==> flow/design.v <==
module adders(Clock, CDB, reg1, reg2, OP);
  input wire Clock;                         
  input wire [15:0] reg1, reg2;   
  input wire OP;                            
  output reg [15:0] CDB;                   
  reg [1:0]latencia;
  initial begin
    latencia = 2'b00;
  end
  always @(posedge Clock) begin
    latencia = latencia + 1'b1;
    case (OP)
      1'b0:
        if(latencia == 2'b10)begin
          CDB <= reg1 + reg2; 
          latencia = 2'b00;
        end
      1'b1:
        if(latencia == 2'b10)begin
          CDB <= reg1 - reg2; 
          latencia = 2'b00;
        end
    endcase
  end  
endmodule
Step by step through the tools: adders
The steps from the RTL of adders to its reports follow in flow order.
Line numbers count from 1 in the design file above.
Operators carry their Yosys type and port widths (W data, S select, Z words).
Cell names lack the library's common part.
The mark -- stands for no value.
Design
  top: adders
  clock port: Clock
  cell library: sky130hd
  corner: tt_025C_1v80

Word level
Yosys after proc, flatten, opt, wreduce and memory -nomap, before mapping. Memory bits, and registers merged into a memory's read port (data or address), are not among the register bits. Print and check cells are not counted. Equal cells are merged and count once.
Cells by class
  add/sub/neg operators: 3
  eq/ne operators: 3
  mux-type cells: 3
  bitwise gates (word level): 1
  reduce/logical cells: 1
Operator list (number)
  $pmux W16 S2: 1
  $mux W16: 2
  $add A16 B16 Y16: 1
  $sub A16 B16 Y16: 1
  $add A2 B1 Y2 const B: 1
  $ne A2 B1 Y1 const B: 1
  $eq A2 B2 Y1 const B: 1
  $ne A2 B2 Y1 const B: 1
  $reduce_and A2 Y1: 1
  $not A1 Y1: 1
Storage and ports
  register bits: 18
  elaborated cells: 13

Longest topological paths
Longest topological path by Yosys (ltp), each cell counted once; first at word level (registers and memories cut), then after technology mapping (sequential cells cut; the memories' decode and read muxes count).
Depth
  depth in word-level cells: 4
  ABC_AREA: 0
  mapped depth: 14

After synthesis
The flow's flattened synthesis, as Yosys stat reports it; memories are mapped. The netlist is that of the ABC_AREA named above (0 if unset); the other value can give another one.
Totals and module areas in this step are rounded.
Cells by type (number)
  edfxtp_1: 16
  ha_1: 18
  xnor2_1: 23
  a21oi_1: 19
  nor2_1: 21
  inv_1: 11
  dfxtp_1: 2
  o21ai_0: 8
  xor2_1: 4
  a21o_1: 4
  a31oi_1: 4
  nand2b_1: 4
  fa_1: 1
  nor3_1: 4
  nor2b_1: 3
  nand2_1: 4
  nand3_1: 3
  o211ai_1: 2
Other cell types: 17; their cells: 19.
Mapped netlist
  cell count: 170
  cell area after synthesis: 0.00158 mm2
  flip-flops: 18

Worst setup path after synthesis
Source: OpenSTA report_checks on the synthesized netlist (no wires, ideal clock, input and output delay 20% of the period each), path of least setup slack; recovery checks are left aside. Register names are those of the netlist, which keeps one name where synthesis merged equal registers.
Path after synthesis
  path type: input-to-reg
  start point: input port reg2[0]
  end point: register CDB[15]
  clock period: 2.93 ns
  input delay: 0.586 ns
  setup time: 0.260 ns
  arrival: 2.758 ns
  data required time: 2.670 ns
  path slack: -0.088 ns
  path delay: 2.432 ns
  stages: 14
  path buffers: 0
  synthesis period reached: 3.018 ns
"path delay" = arrival - input delay + setup time.
"stages" counts driving pins, that of a launching flip-flop among them; a cell with two outputs on the path counts twice.
"synthesis period reached" = period - worst setup slack (recovery checks aside). The figure is calculated, with input and output delays left at 20% of the set period.
Between the ends stands the longest chain of elaborated cells between them, by number of cells; it is not shown to be the way that was timed. Of several equally long chains one is given.
Each line given opens the expression or statement behind the cell; cells for indexed reads and writes are added by Yosys, which also makes memories of some case tables.
On the way, after synthesis
  cell sequence: inv_1 > ha_1 > nand2b_1 > or4_1 > nor3_1 > a21oi_1 > xnor2_1 > ha_1 > a21oi_1 > o21ai_0 > a21o_1 > a21o_1 > a41oi_1 > xnor2_1
  length of the longest elaborated chain: 3
RTL lines, path after synthesis
  start: declaration: line 3  | input wire [15:0] reg1, reg2;
  $sub A16 B16 Y16: line 20  | CDB <= reg1 - reg2;
  $mux W16: line 19  | if(latencia == 2'b10)begin
  $pmux W16 S2: line 12  | case (OP)
  end: assignment: line 15  | CDB <= reg1 + reg2;
  end: assignment: line 20
  end: declaration: line 5  | output reg [15:0] CDB;

Timing after layout
Path of least setup slack in the final report of stored run 1 (OpenROAD, finished layout, wires in). Where an end is a register, its clock arrival counts in the times.
Path after layout
  path type: input-to-reg
  start point: input port reg2[1]
  end point: register CDB[15]
  clock period: 5.22 ns
  input delay: 1.04 ns
  setup time: 0.25 ns
  arrival: 3.96 ns
  data required time: 5.22 ns
  path slack: 1.25 ns
  stages: 15
  path buffers: 1
Between the ends stands the longest chain of elaborated cells between them, by number of cells; it is not shown to be the way that was timed. Of several equally long chains one is given.
On the way, after layout
  cell sequence: clkdlybuf4s50_1 > inv_1 > ha_1 > nand2b_1 > or4_1 > nor3_1 > a21oi_1 > xnor2_1 > ha_1 > a21oi_1 > o21ai_0 > a21o_1 > a21o_1 > a41oi_1 > xnor2_1
  length of the longest elaborated chain: 3
RTL lines, path after layout
  start: declaration: line 3  | input wire [15:0] reg1, reg2;
  $sub A16 B16 Y16: line 20  | CDB <= reg1 - reg2;
  $mux W16: line 19  | if(latencia == 2'b10)begin
  $pmux W16 S2: line 12  | case (OP)
  end: assignment: line 15  | CDB <= reg1 + reg2;
  end: assignment: line 20
  end: declaration: line 5  | output reg [15:0] CDB;

Settings and measured results of 2 stored flow runs for module adders (sky130hd), not sorted in any way. The constraints put input and output delay at 20% of the set period each and load the outputs with 0.01 pF.
"power" rests on the timing tool's default activity at the inputs, not on a simulated workload.
Results are given in rounded form.
[stored run 1] settings: period_ns=5.22, CORE_UTILIZATION=21, SETUP_SLACK_MARGIN=-0.25, PLACE_DENSITY_LB_ADDON=0.12, HOLD_SLACK_MARGIN=-0.06, CELL_PAD_IN_SITES_GLOBAL_PLACEMENT=2, CELL_PAD_IN_SITES_DETAIL_PLACEMENT=0, ABC_AREA=0, CTS_CLUSTER_SIZE=67, SLEW_MARGIN=25, CAP_MARGIN=20, CORE_MARGIN=2
[stored run 1] result: chip area after synthesis (Yosys) 0.00158 mm2, die area 0.00823 mm2, standard-cell area of the final layout 0.00223 mm2, worst setup slack after layout 1.25 ns, total negative slack 0.000 ns, worst hold slack 0.455 ns, power 0.452 mW
[stored run 2] settings: period_ns=2.55, CORE_UTILIZATION=34, PLACE_DENSITY_LB_ADDON=0.13, CORE_ASPECT_RATIO=0.98, CELL_PAD_IN_SITES_GLOBAL_PLACEMENT=3, CELL_PAD_IN_SITES_DETAIL_PLACEMENT=0, TNS_END_PERCENT=10, ABC_AREA=1, GPL_ROUTABILITY_DRIVEN=0, MIN_ROUTING_LAYER=met2, MAX_ROUTING_LAYER=met4, CAP_MARGIN=20, CORE_MARGIN=2, SLEW_MARGIN=20
[stored run 2] result: did not finish, placement stopped with FLW-0024
