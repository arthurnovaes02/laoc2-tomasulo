==> flow/design.v <==
module multipliers (Clock, CDB, resv_out1, resv_out2, OP);
  input wire Clock;                         
  input wire [15:0] resv_out1, resv_out2;   
  input wire OP;                  
  output reg [15:0] CDB;                   
  reg [2:0]latencia;
  initial begin
    latencia = 3'b000;
  end
  always @(posedge Clock) begin
    latencia = latencia + 1'b1;
    case (OP)
      1'b0:
        if(latencia == 3'b011)begin
          CDB <= resv_out1 * resv_out2;  
          latencia = 3'b000;
        end
      1'b1:
        if(latencia == 3'b100)begin
          CDB <= resv_out1 / resv_out2;  
          latencia = 3'b000;
        end
    endcase
  end  
endmodule
### Step by step through the tools: multipliers

Tool output for the design above, in the order of the flow.
Lines are those of the file above, counted from 1.
Operators carry their Yosys type and port widths (W data, S select, Z words).
Not given: -

| set-up | value |
|---|---|
| top | multipliers |
| clock | Clock |
| library | sky130hd |
| library corner | tt_025C_1v80 |

### After elaboration

Yosys after proc, flatten, opt, wreduce and memory -nomap, before mapping. Memory bits, and registers merged into a memory's read port (data or address), are not among the register bits. Print and check cells are not counted. Equal cells are merged and count once.

| bit counts | value |
|---|---|
| clocked read ports x word width | 0 |
| cells after elaboration | 17 |
| latch bits | 0 |
| register bits | 19 |
| input port bits | 34 |
| output and inout bits | 16 |
| RAM bits | 0 |
| memory cells | 0 |
| memory bits (read-only) | 0 |

| operators by class | value |
|---|---|
| magnitude comparators | 0 |
| multipliers | 1 |
| add/sub/neg operators | 1 |
| bitwise operators | 1 |
| div/mod/pow operators | 1 |
| shift-type cells | 0 |
| reductions and logical operators | 1 |
| multiplexer cells | 6 |
| eq/ne operators | 4 |

Operator list:

| operator | count |
|---|---|
| $div A16 B16 Y16 | 1 |
| $mul A16 B16 Y16 | 1 |
| $pmux W16 S2 | 1 |
| $mux W16 | 2 |
| $pmux W3 S2 | 1 |
| $mux W3 | 2 |
| $add A3 B1 Y3 const B | 1 |
| $eq A3 B2 Y1 const B | 1 |
| $eq A3 B3 Y1 const B | 1 |
| $ne A2 B1 Y1 const B | 1 |
| $ne A2 B2 Y1 const B | 1 |
| $reduce_and A2 Y1 | 1 |
| $not A1 Y1 | 1 |

### Depth

Depth = most cells in a row (Yosys ltp): at word level without a register or memory, in the mapped netlist without a sequential cell, where the memories' decode and read muxes count.

| depth | value |
|---|---|
| word-level depth | 4 |
| ABC_AREA | 0 |
| depth in mapped cells | 131 |
| mapped depth without buffers | 122 |

### After synthesis

Source: synth_stat.txt of the flow (Yosys; design flattened, memories mapped). It holds for the ABC_AREA given above (unset counts as 0); a run with the other value may have another netlist.
Totals and module areas in this step are rounded.

Cell types:

| cell type | count | area in all (sq um) |
|---|---|---|
| sky130_fd_sc_hd__ha_1 | 193 | 2.41E+03 |
| sky130_fd_sc_hd__fa_1 | 80 | 1.6E+03 |
| sky130_fd_sc_hd__xnor2_1 | 79 | 691.914 |
| sky130_fd_sc_hd__nand2_1 | 158 | 593.069 |
| sky130_fd_sc_hd__inv_1 | 152 | 570.547 |
| sky130_fd_sc_hd__nor2_1 | 139 | 521.75 |
| sky130_fd_sc_hd__edfxtp_1 | 16 | 480.461 |
| sky130_fd_sc_hd__a21oi_1 | 94 | 470.451 |
| sky130_fd_sc_hd__xor2_1 | 42 | 367.853 |
| sky130_fd_sc_hd__mux2_2 | 30 | 337.824 |
| sky130_fd_sc_hd__a21o_1 | 37 | 277.766 |
| sky130_fd_sc_hd__o21a_1 | 32 | 240.23 |
| sky130_fd_sc_hd__o21ai_0 | 37 | 185.178 |
| sky130_fd_sc_hd__and2_1 | 26 | 162.656 |
| sky130_fd_sc_hd__clkbuf_1 | 43 | 161.405 |
| sky130_fd_sc_hd__nor3_1 | 31 | 155.149 |
| sky130_fd_sc_hd__mux2i_1 | 15 | 150.144 |
| sky130_fd_sc_hd__o211ai_1 | 15 | 112.608 |

Not listed: further types 64, cells in them 236.

| synthesis totals | value |
|---|---|
| chip area (Yosys) | 11400 sq um |
| flip-flop cells | 19 |
| mapped cells | 1455 |

### Path before layout

Path of least setup slack by OpenSTA after synthesis, without wires, with an ideal clock, recovery checks aside; 20% of the period is set as input and as output delay. Where synthesis merged equal registers, the netlist keeps one of their names.

| path after synthesis | value |
|---|---|
| path type | input -> register |
| start | in resv_out2[9] |
| end | reg CDB[0] |
| buffers on the path | 8 |
| delay of the path | 26295 ps |
| data arrival time | 41545 ps |
| launch time at the first pin | 15520 ps |
| setup slack | 35784 ps |
| driving pins on the path | 119 |
| period | 77600 ps |
| synthesis period reached | 41816 ps |

"delay of the path" is the arrival time less input delay plus setup time.
"driving pins on the path": output pins that drive a net of the path, with the launching flip-flop's if there is one; two outputs of one cell count as two.
"synthesis period reached" = period - worst setup slack (recovery checks aside). The figure is calculated, with input and output delays left at 20% of the set period.
Between the ends stands the longest chain of elaborated cells between them, by number of cells; it is not shown to be the way that was timed. Of several equally long chains one is given.
Each line given opens the expression or statement behind the cell; cells for indexed reads and writes are added by Yosys, which also makes memories of some case tables.

| between the ends, after synthesis | value |
|---|---|
| path through | sky130_fd_sc_hd__clkbuf_1 sky130_fd_sc_hd__or4_1 sky130_fd_sc_hd__nor3_1 sky130_fd_sc_hd__nand3_1 sky130_fd_sc_hd__and2_1 sky130_fd_sc_hd__ha_1 sky130_fd_sc_hd__o21a_1 sky130_fd_sc_hd__o21ba_2 sky130_fd_sc_hd__nor4b_4 sky130_fd_sc_hd__a31oi_2 sky130_fd_sc_hd__inv_1 sky130_fd_sc_hd__ha_1 sky130_fd_sc_hd__a21oi_1 sky130_fd_sc_hd__nand2_1 sky130_fd_sc_hd__and3_1 sky130_fd_sc_hd__o31ai_2 sky130_fd_sc_hd__ha_1 sky130_fd_sc_hd__o221a_2 (+83 left out) sky130_fd_sc_hd__a21oi_1 sky130_fd_sc_hd__a221oi_1 sky130_fd_sc_hd__o31ai_1 sky130_fd_sc_hd__o21a_1 sky130_fd_sc_hd__o21a_1 sky130_fd_sc_hd__o21ai_0 sky130_fd_sc_hd__a21oi_1 sky130_fd_sc_hd__clkbuf_1 sky130_fd_sc_hd__mux2_2 sky130_fd_sc_hd__ha_1 sky130_fd_sc_hd__a21o_1 sky130_fd_sc_hd__a211oi_1 sky130_fd_sc_hd__o21ai_0 sky130_fd_sc_hd__a211oi_1 sky130_fd_sc_hd__o31ai_1 sky130_fd_sc_hd__a21o_1 sky130_fd_sc_hd__a21oi_1 sky130_fd_sc_hd__a21oi_1 |
| cells in the longest elaborated chain | 3 |
| elaborated cells between the ends (all ways) | 3 |
| RTL lines with such cells | 3 |
| classes of those cells | div: 1; mux: 2 |

Ends and longest elaborated chain, after synthesis:

| item | RTL line | source |
|---|---|---|
| start: declaration | 3 | `input wire [15:0] resv_out1, resv_out2;` |
| $div A16 B16 Y16 | 20 | `CDB <= resv_out1 / resv_out2;` |
| $mux W16 | 19 | `if(latencia == 3'b100)begin` |
| $pmux W16 S2 | 12 | `case (OP)` |
| end: assignment | 15 | `CDB <= resv_out1 * resv_out2;` |
| end: assignment | 20 |  |
| end: declaration | 5 | `output reg [15:0] CDB;` |

### Timing after layout

Path of least setup slack in the final report of run A (OpenROAD, finished layout, wires in). Where an end is a register, its clock arrival counts in the times.
The path's times are printed in steps of 10 ps; the period is the one set.

| path after layout | value |
|---|---|
| path type | input -> register |
| start | in resv_out2[15] |
| end | reg CDB[0] |
| buffers on the path | 4 |
| driving pins on the path | 115 |
| setup slack | 19290 ps |
| launch time at the first pin | 12880 ps |
| data arrival time | 45090 ps |
| period | 64400 ps |

Between the ends stands the longest chain of elaborated cells between them, by number of cells; it is not shown to be the way that was timed. Of several equally long chains one is given.

| between the ends, after layout | value |
|---|---|
| path through | sky130_fd_sc_hd__clkdlybuf4s50_1 sky130_fd_sc_hd__or4_4 sky130_fd_sc_hd__nor3_4 sky130_fd_sc_hd__nand3_1 sky130_fd_sc_hd__and2_1 sky130_fd_sc_hd__ha_1 sky130_fd_sc_hd__o21a_1 sky130_fd_sc_hd__o21ba_2 sky130_fd_sc_hd__nor4b_4 sky130_fd_sc_hd__a31oi_2 sky130_fd_sc_hd__inv_1 sky130_fd_sc_hd__ha_1 sky130_fd_sc_hd__a21oi_1 sky130_fd_sc_hd__nand2_1 sky130_fd_sc_hd__and3_1 sky130_fd_sc_hd__o31ai_2 sky130_fd_sc_hd__ha_1 sky130_fd_sc_hd__o221a_2 (+79 left out) sky130_fd_sc_hd__o31ai_1 sky130_fd_sc_hd__o21a_1 sky130_fd_sc_hd__o21a_1 sky130_fd_sc_hd__o21ai_0 sky130_fd_sc_hd__a21oi_1 sky130_fd_sc_hd__buf_4 sky130_fd_sc_hd__nor2_1 sky130_fd_sc_hd__a21oi_1 sky130_fd_sc_hd__ha_1 sky130_fd_sc_hd__a21o_1 sky130_fd_sc_hd__a21o_1 sky130_fd_sc_hd__a211oi_1 sky130_fd_sc_hd__o21ai_0 sky130_fd_sc_hd__a211oi_1 sky130_fd_sc_hd__o31ai_1 sky130_fd_sc_hd__a21o_1 sky130_fd_sc_hd__a21oi_1 sky130_fd_sc_hd__a21oi_1 |
| cells in the longest elaborated chain | 3 |
| elaborated cells between the ends (all ways) | 3 |
| RTL lines with such cells | 3 |
| classes of those cells | div: 1; mux: 2 |

Ends and longest elaborated chain, after layout:

| item | RTL line | source |
|---|---|---|
| start: declaration | 3 | `input wire [15:0] resv_out1, resv_out2;` |
| $div A16 B16 Y16 | 20 | `CDB <= resv_out1 / resv_out2;` |
| $mux W16 | 19 | `if(latencia == 3'b100)begin` |
| $pmux W16 S2 | 12 | `case (OP)` |
| end: assignment | 15 | `CDB <= resv_out1 * resv_out2;` |
| end: assignment | 20 |  |
| end: declaration | 5 | `output reg [15:0] CDB;` |

FLOW RESULTS
============

Stored flow runs of multipliers (2 of them; Yosys, OpenROAD, sky130hd). They differ in their settings and are not a sequence. Constraints: input delay and output delay 20% of the set period each, output load 0.01 pF.
By "period reached" is meant the clock period of the run minus its worst setup slack. This is arithmetic on one report: input and output delays are still those of the set period (20% each).
"time of the worst setup path" = time allowed to the worst setup path (clock period - input delay - output delay, where it has them) - its slack; a late launch clock adds to it, a late capture clock takes from it.
"power consumption" is the tool's figure for a default switching activity; nothing was simulated.
"time of the worst setup path" is given in steps of 10 ps.
The measured numbers are rounded.
A setting shown as - is not set for that run.

| stored run | period_ns | CORE_UTILIZATION | SETUP_SLACK_MARGIN | PLACE_DENSITY | CORE_ASPECT_RATIO | CORE_MARGIN | CELL_PAD_IN_SITES_GLOBAL_PLACEMENT | GPL_TIMING_DRIVEN | SLEW_MARGIN | CAP_MARGIN | time of the worst setup path (ps) | critical path kind | cell area after synthesis (sq um) | power consumption (µW) | worst slack on setup checks (ps) | total negative slack (ps) | period reached (ps) | std-cell area (final layout) (sq um) | overall die area (sq um) |
|---|---|---|---|---|---|---|---|---|---|---|---|---|---|---|---|---|---|---|---|
| run A | 64.4 | 50 | 5.0 | 0.94 | 0.57 | 9 | 2 | 1 | 0 | 20 | 32230 | input -> register | 11400 | 325 | 19300 | 0 | 45108 | 12300 | 28800 |
| run B | 48.0 | 40 | - | - | - | 2 | - | - | 20 | 20 | 30800 | input -> register | 11400 | 416 | 7600 | 0 | 40398 | 12400 | 29900 |
